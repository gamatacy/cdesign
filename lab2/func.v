==> flow/design.v <==
`timescale 1ns / 1ps
module func(
	input rst_i,
	input clk_i,
	input [7:0] a_bi,
	input [7:0] b_bi,
	input start_i,
	output reg [10:0] y_bo,
	output busy_o
);
    localparam IDLE = 2'd0;
    localparam CBRT = 2'd1;
    localparam MUL = 2'd2;
    localparam SUM = 2'd3;
    localparam THREE = 8'h03;
    reg [1:0] state;
    reg start_cbrt = 0;
    wire [2:0] cbrt_res;
    wire [7:0] extended_cbrt_res;
    wire [7:0] shifted_cbrt_res;
    assign extended_cbrt_res = {5'b00000, cbrt_res[2:0]};
    assign shifted_cbrt_res = extended_cbrt_res << 1;
wire cbrt_busy;
    cbrt cbrt_b(
        .x_bi(b_bi),
        .rst_i(rst_i),
        .clk_i(clk_i),
        .start_i(start_cbrt),
        .y_bo(cbrt_res),
        .busy_o(cbrt_busy)
    );
    wire [10:0] mul_res;
    wire mul_busy;
    reg start_mul = 0;
    mul mul(
        .a_bi(a_bi),
        .b_bi(THREE),
        .busy_o(mul_busy),
        .y_bo(mul_res),
        .clk_i(clk_i),
        .rst_i(rst_i),
        .start_i(start_mul)
    );
    assign busy_o = (state != IDLE);
    always @(posedge clk_i) begin
        if (rst_i) begin
            y_bo <= 0;
            state <= IDLE;
        end else begin
            case (state)
                IDLE:
                    if (start_i) begin
                        start_cbrt <= 1;
                        y_bo <= 0;
                        state <= CBRT;
                    end
                CBRT:
                    if (start_cbrt) begin
                        start_cbrt <= 0;
                    end else if (!cbrt_busy) begin
                        start_mul <= 1;
                        state <= MUL;
                    end
                MUL:
                    if (start_mul) begin
                        start_mul <= 0;
                    end else if (!mul_busy) begin
                        state <= SUM;
                    end
                SUM:
                    begin
                        y_bo <= mul_res + shifted_cbrt_res;
                        state <= IDLE;
                    end
            endcase
        end
    end
endmodule
module mul(
	input clk_i,
	input rst_i,
	input [7:0]a_bi,
	input [7:0]b_bi,
	input start_i,
	output busy_o,
	output reg [15:0] y_bo	
);
	localparam IDLE = 1'b0;
	localparam WORK = 1'b1;
	reg state;
	assign busy_o = state;
	reg[3:0] counter;
	wire[7:0] part_sum;
	wire [15:0] shifted_part_sum;
	reg[7:0] a,b;
	wire[2:0] end_step;
	reg[15:0] part_res;
	assign part_sum = a & {8{b[counter]}};
	assign shifted_part_sum = part_sum << counter;
	assign end_step = (counter == 4'h8);
	always @(posedge clk_i) begin
		if (rst_i) begin
			counter <= 0;
			part_res <= 0;
			y_bo <= 0;
			state <= IDLE;
		end else begin
		case (state)
			IDLE:
			if (start_i) begin
				state <= WORK;
				a <= a_bi;
				b <= b_bi;
				counter <= 0;
				part_res <= 0;
			end
			WORK:
				begin
				if (end_step) begin
					state <= IDLE;
					y_bo <= part_res;
				end				
			part_res <= part_res +
			shifted_part_sum;
			counter <= counter + 1;
			end
		endcase
	end
end
endmodule
module cbrt(
	input clk_i,
	input rst_i,
	input start_i,
	input [7:0]x_bi,
	output busy_o,
	output reg [2:0] y_bo
);
	localparam IDLE = 2'd0;
	localparam SQUARING = 2'd1;
	localparam CUBING = 2'd2;
	reg [1:0] state;
	reg [7:0] a;
	reg [7:0] b;
	reg start_mul = 0;
	wire mul_busy;
	wire [15:0] mul_res;
	mul inner_mul(
		.rst_i(rst_i),
		.clk_i(clk_i),
		.a_bi(a),
		.b_bi(b),
		.start_i(start_mul),
		.busy_o(mul_busy),
		.y_bo(mul_res)
	);
	assign busy_o = (state != IDLE);
	always @(posedge clk_i) begin
	if (rst_i) begin
		a <= 0;
		b <= 0;
		state <= IDLE;
	end else begin
	case (state)
		IDLE:
		if (start_i) begin
			a <= 7;
			b <= 7;
			state <= SQUARING;
			start_mul <= 1;
		end
		SQUARING:
		if (start_mul) begin
			start_mul <= 0;
		end else if (!mul_busy) begin
			a <= mul_res;
			state <= CUBING;
			start_mul <= 1;
		end
		CUBING:
		if (start_mul) begin
			start_mul <= 0;
		end else if (!mul_busy) begin
		if (mul_res > x_bi) begin
			a <= b - 1;
			b <= b - 1;
			state <= SQUARING;
			start_mul <= 1;
		end else begin
		y_bo <= b;
		state <= IDLE;
		end
	end
	endcase
	end
end
endmodule
---- From RTL to reports: func ----
Tool output for the design above, in the order of the flow.
Lines are those of the file above, counted from 1.
Operators carry their Yosys type and port widths (W data, S select, Z words).
Library cell names are shortened.
The mark - stands for no value.
set-up
  top ..................................... func
  clock port .............................. clk_i
  standard-cell library ................... sky130hd
  corner .................................. tt_025C_1v80

---- Word level ----
Counts by Yosys on the flattened word-level netlist (proc, flatten, opt, wreduce; memories kept). Register bits leave out memories and registers merged into their read ports (data or address). Print and check cells are left out.
bit counts
  register bits after elaboration ......... 130
  input port bits ......................... 19
cells by class
  add/subtract/negate cells ............... 6
  order comparisons ....................... 1
  equality and inequality tests ........... 20
  shift operators ......................... 4
  multiplexer cells ....................... 49
  bitwise operators ....................... 7
  reduce/logical cells .................... 25
operators with widths
  operator                  number
  $pmux W16 S2              2
  $mux W8                   6
  $add A16 B16 Y16          2
  $shl A8 B4 Y16            2
  $mux W16                  2
  $pmux W8 S3               1
  $ne A2 B2 Y1 const B      11
  $pmux W11 S2              1
  $mux W2                   10
  $gt A16 B8 Y1             1
  $and A8 B8 Y8             2
  $pmux W8 S2               1
  $pmux W4 S2               2
  $mux W1                   14
  $reduce_bool A2 Y1        6
  $reduce_and A3 Y1         4
  $reduce_and A6 Y1         2
  $add A11 B4 Y11           1
  $mux W11                  1
  $reduce_and A5 Y1         2
  $reduce_bool A3 Y1        3
  $add A4 B1 Y4 const B     2
  $eq A4 B4 Y1 const B      2
  $sub A8 B1 Y8 const B     1
  $shiftx A8 B4 Y1          1
  $shiftx A8 B4 Y1 const A  1
  $pmux W2 S4               1
  $mux W4                   2
Other operator kinds: 12; their cells: 26.

---- Longest topological paths ----
Depth = most cells in a row (Yosys ltp): at word level without a register or memory, in the mapped netlist without a sequential cell, where the memories' decode and read muxes count.
depth
  depth in word-level cells ............... 5
  ABC_AREA ................................ 1
  depth in mapped cells ................... 24
  depth with buffers taken out ............ 23

---- After synthesis ----
The flow's flattened synthesis, as Yosys stat reports it; memories are mapped. The netlist is that of the ABC_AREA named above (0 if unset); the other value can give another one.
cells by type
  cell type  number
  dfxtp_1    95
  edfxtp_1   30
  nand2_1    167
  ha_1       50
  a21oi_1    120
  inv_1      102
  o21ai_0    70
  nor2_1     92
  nand3_1    49
  o21ai_1    20
  a31oi_1    14
  a211oi_1   10
  nor3_1     15
  clkbuf_1   19
  nand4_1    11
  fa_1       3
  or2_2      8
  buf_2      8
Not listed: further types 29, cells in them 59.
synthesis totals
  standard cells after synthesis .......... 942
  mapped area ............................. 7030.5 µm²
  flip-flops .............................. 125

---- Timing after synthesis ----
OpenSTA on the mapped netlist: ideal clock, no wires. The path of least setup slack (recovery checks aside). Input and output delay are each 20% of the period. Register names are those of the netlist, which keeps one name where synthesis merged equal registers.
timing post-synthesis
  kind .................................... reg-to-reg
  start point ............................. register cbrt_b.inner_mul.counter[0]
  end point ............................... register cbrt_b.inner_mul.part_res[12]
  clock period ............................ 3.98 ns
  arrival time ............................ 2.765 ns
  setup slack ............................. 1.083 ns
  delay of the path ....................... 2.897 ns
  driving pins on the path ................ 23
  synthesis period reached ................ 2.897 ns
"delay of the path" = arrival - input delay + setup time.
"driving pins on the path": output pins that drive a net of the path, with the launching flip-flop's if there is one; two outputs of one cell count as two.
"synthesis period reached" is the clock period less the worst setup slack; recovery checks do not enter. This is arithmetic on one report: input and output delays are still those of the set period (20% each).
The rows between start and end are the longest chain of elaborated cells between them; the timing report does not say that the signal goes this way. Where chains are equally long, one stands for them.
A line is the first line of the expression or statement that the cell stems from. Yosys adds cells for indexed reads and writes and turns some case tables into memories.
A register here has more assigning lines than the two given.
between the ends, post-synthesis
  cell sequence ........................... dfxtp_1 > inv_2 > nand2_1 > nand3_2 > nand3_2 > nand2_2 > nor3_1 > nand2_1 > nor2_1 > ha_1 > inv_1 > fa_1 > inv_1 > nand3_1 > nand2_1 > inv_1 > o21a_1 > o21ai_1 > a21boi_1 > o21ai_1 > a21oi_1 > o21ai_0 > a21oi_1
  length of the longest elaborated chain .. 5
  elaborated cells on any way between the ends .. 5
  RTL lines with such cells ............... 4
RTL lines, path post-synthesis
  item                line  source
  start: declaration  92    reg[3:0] counter;
  start: assignment   103   counter <= 0;
  start: assignment   125   counter <= counter + 1;
  $shiftx A8 B4 Y1    98    assign part_sum = a & {8{b[counter]}};
  $and A8 B8 Y8       98
  $shl A8 B4 Y16      99    assign shifted_part_sum = part_sum << counter;
  $add A16 B16 Y16    123   part_res <= part_res +
  $pmux W16 S2        108   case (state)
  end: assignment     104   part_res <= 0;
  end: assignment     123
  end: declaration    97    reg[15:0] part_res;

# Flow runs of func

func through Yosys and OpenROAD on sky130hd: 2 stored runs, unordered, with their settings. The constraints put input and output delay at 20% of the set period each and load the outputs with 0.01 pF.

======== stored run 1 ========
==> flow/run.sh <==
#!/bin/bash
# the make line also repeats the synthesis and layout settings of config.mk as NAME=value (left out here)
make -C /OpenROAD-flow-scripts/flow DESIGN_CONFIG=/design/flow/config.mk WORK_HOME=/design/flow/orfs CLKGATE_MAP_FILE= finish
==> flow/config.mk <==
export PLATFORM = sky130hd
export DESIGN_NAME = func
export DESIGN_NICKNAME = func
export VERILOG_FILES = /design/flow/design.v
export SDC_FILE = /design/flow/constraint.sdc
export NUM_CORES = 4
export LEC_CHECK = 0
export ABC_AREA = 1
export CAP_MARGIN = 30
export CELL_PAD_IN_SITES_DETAIL_PLACEMENT = 2
export CORE_MARGIN = 8
export CORE_UTILIZATION = 47
export CTS_CLUSTER_DIAMETER = 209
export MIN_ROUTING_LAYER = met1
export PLACE_DENSITY = 0.87
export SETUP_SLACK_MARGIN = 1.14
export SLEW_MARGIN = 25
==> flow/constraint.sdc <==
create_clock -name core_clock -period 3.93 [get_ports {clk_i}]
set_input_delay 0.7860 -clock core_clock [delete_from_list [all_inputs] [get_ports {clk_i}]]
set_output_delay 0.7860 -clock core_clock [all_outputs]
set_load 0.01 [all_outputs]

-------- stored run 1 --------
  unfinished; error DPL-0033 in placement

======== stored run 2 ========
==> flow/run.sh <==
#!/bin/bash
# the make line also repeats the synthesis and layout settings of config.mk as NAME=value (left out here)
make -C /OpenROAD-flow-scripts/flow DESIGN_CONFIG=/design/flow/config.mk WORK_HOME=/design/flow/orfs CLKGATE_MAP_FILE= finish
==> flow/config.mk <==
export PLATFORM = sky130hd
export DESIGN_NAME = func
export DESIGN_NICKNAME = func
export VERILOG_FILES = /design/flow/design.v
export SDC_FILE = /design/flow/constraint.sdc
export NUM_CORES = 4
export LEC_CHECK = 0
export ABC_AREA = 0
export CAP_MARGIN = 25
export CELL_PAD_IN_SITES_GLOBAL_PLACEMENT = 3
export CORE_MARGIN = 2
export CORE_UTILIZATION = 55
export CTS_CLUSTER_DIAMETER = 307
export PLACE_DENSITY_LB_ADDON = 0.14
export SETUP_SLACK_MARGIN = 0.2
export SLEW_MARGIN = 20
export TNS_END_PERCENT = 10
==> flow/constraint.sdc <==
create_clock -name core_clock -period 3.15 [get_ports {clk_i}]
set_input_delay 0.6300 -clock core_clock [delete_from_list [all_inputs] [get_ports {clk_i}]]
set_output_delay 0.6300 -clock core_clock [all_outputs]
set_load 0.01 [all_outputs]

-------- stored run 2 --------
  unfinished; error FLW-0024 in placement
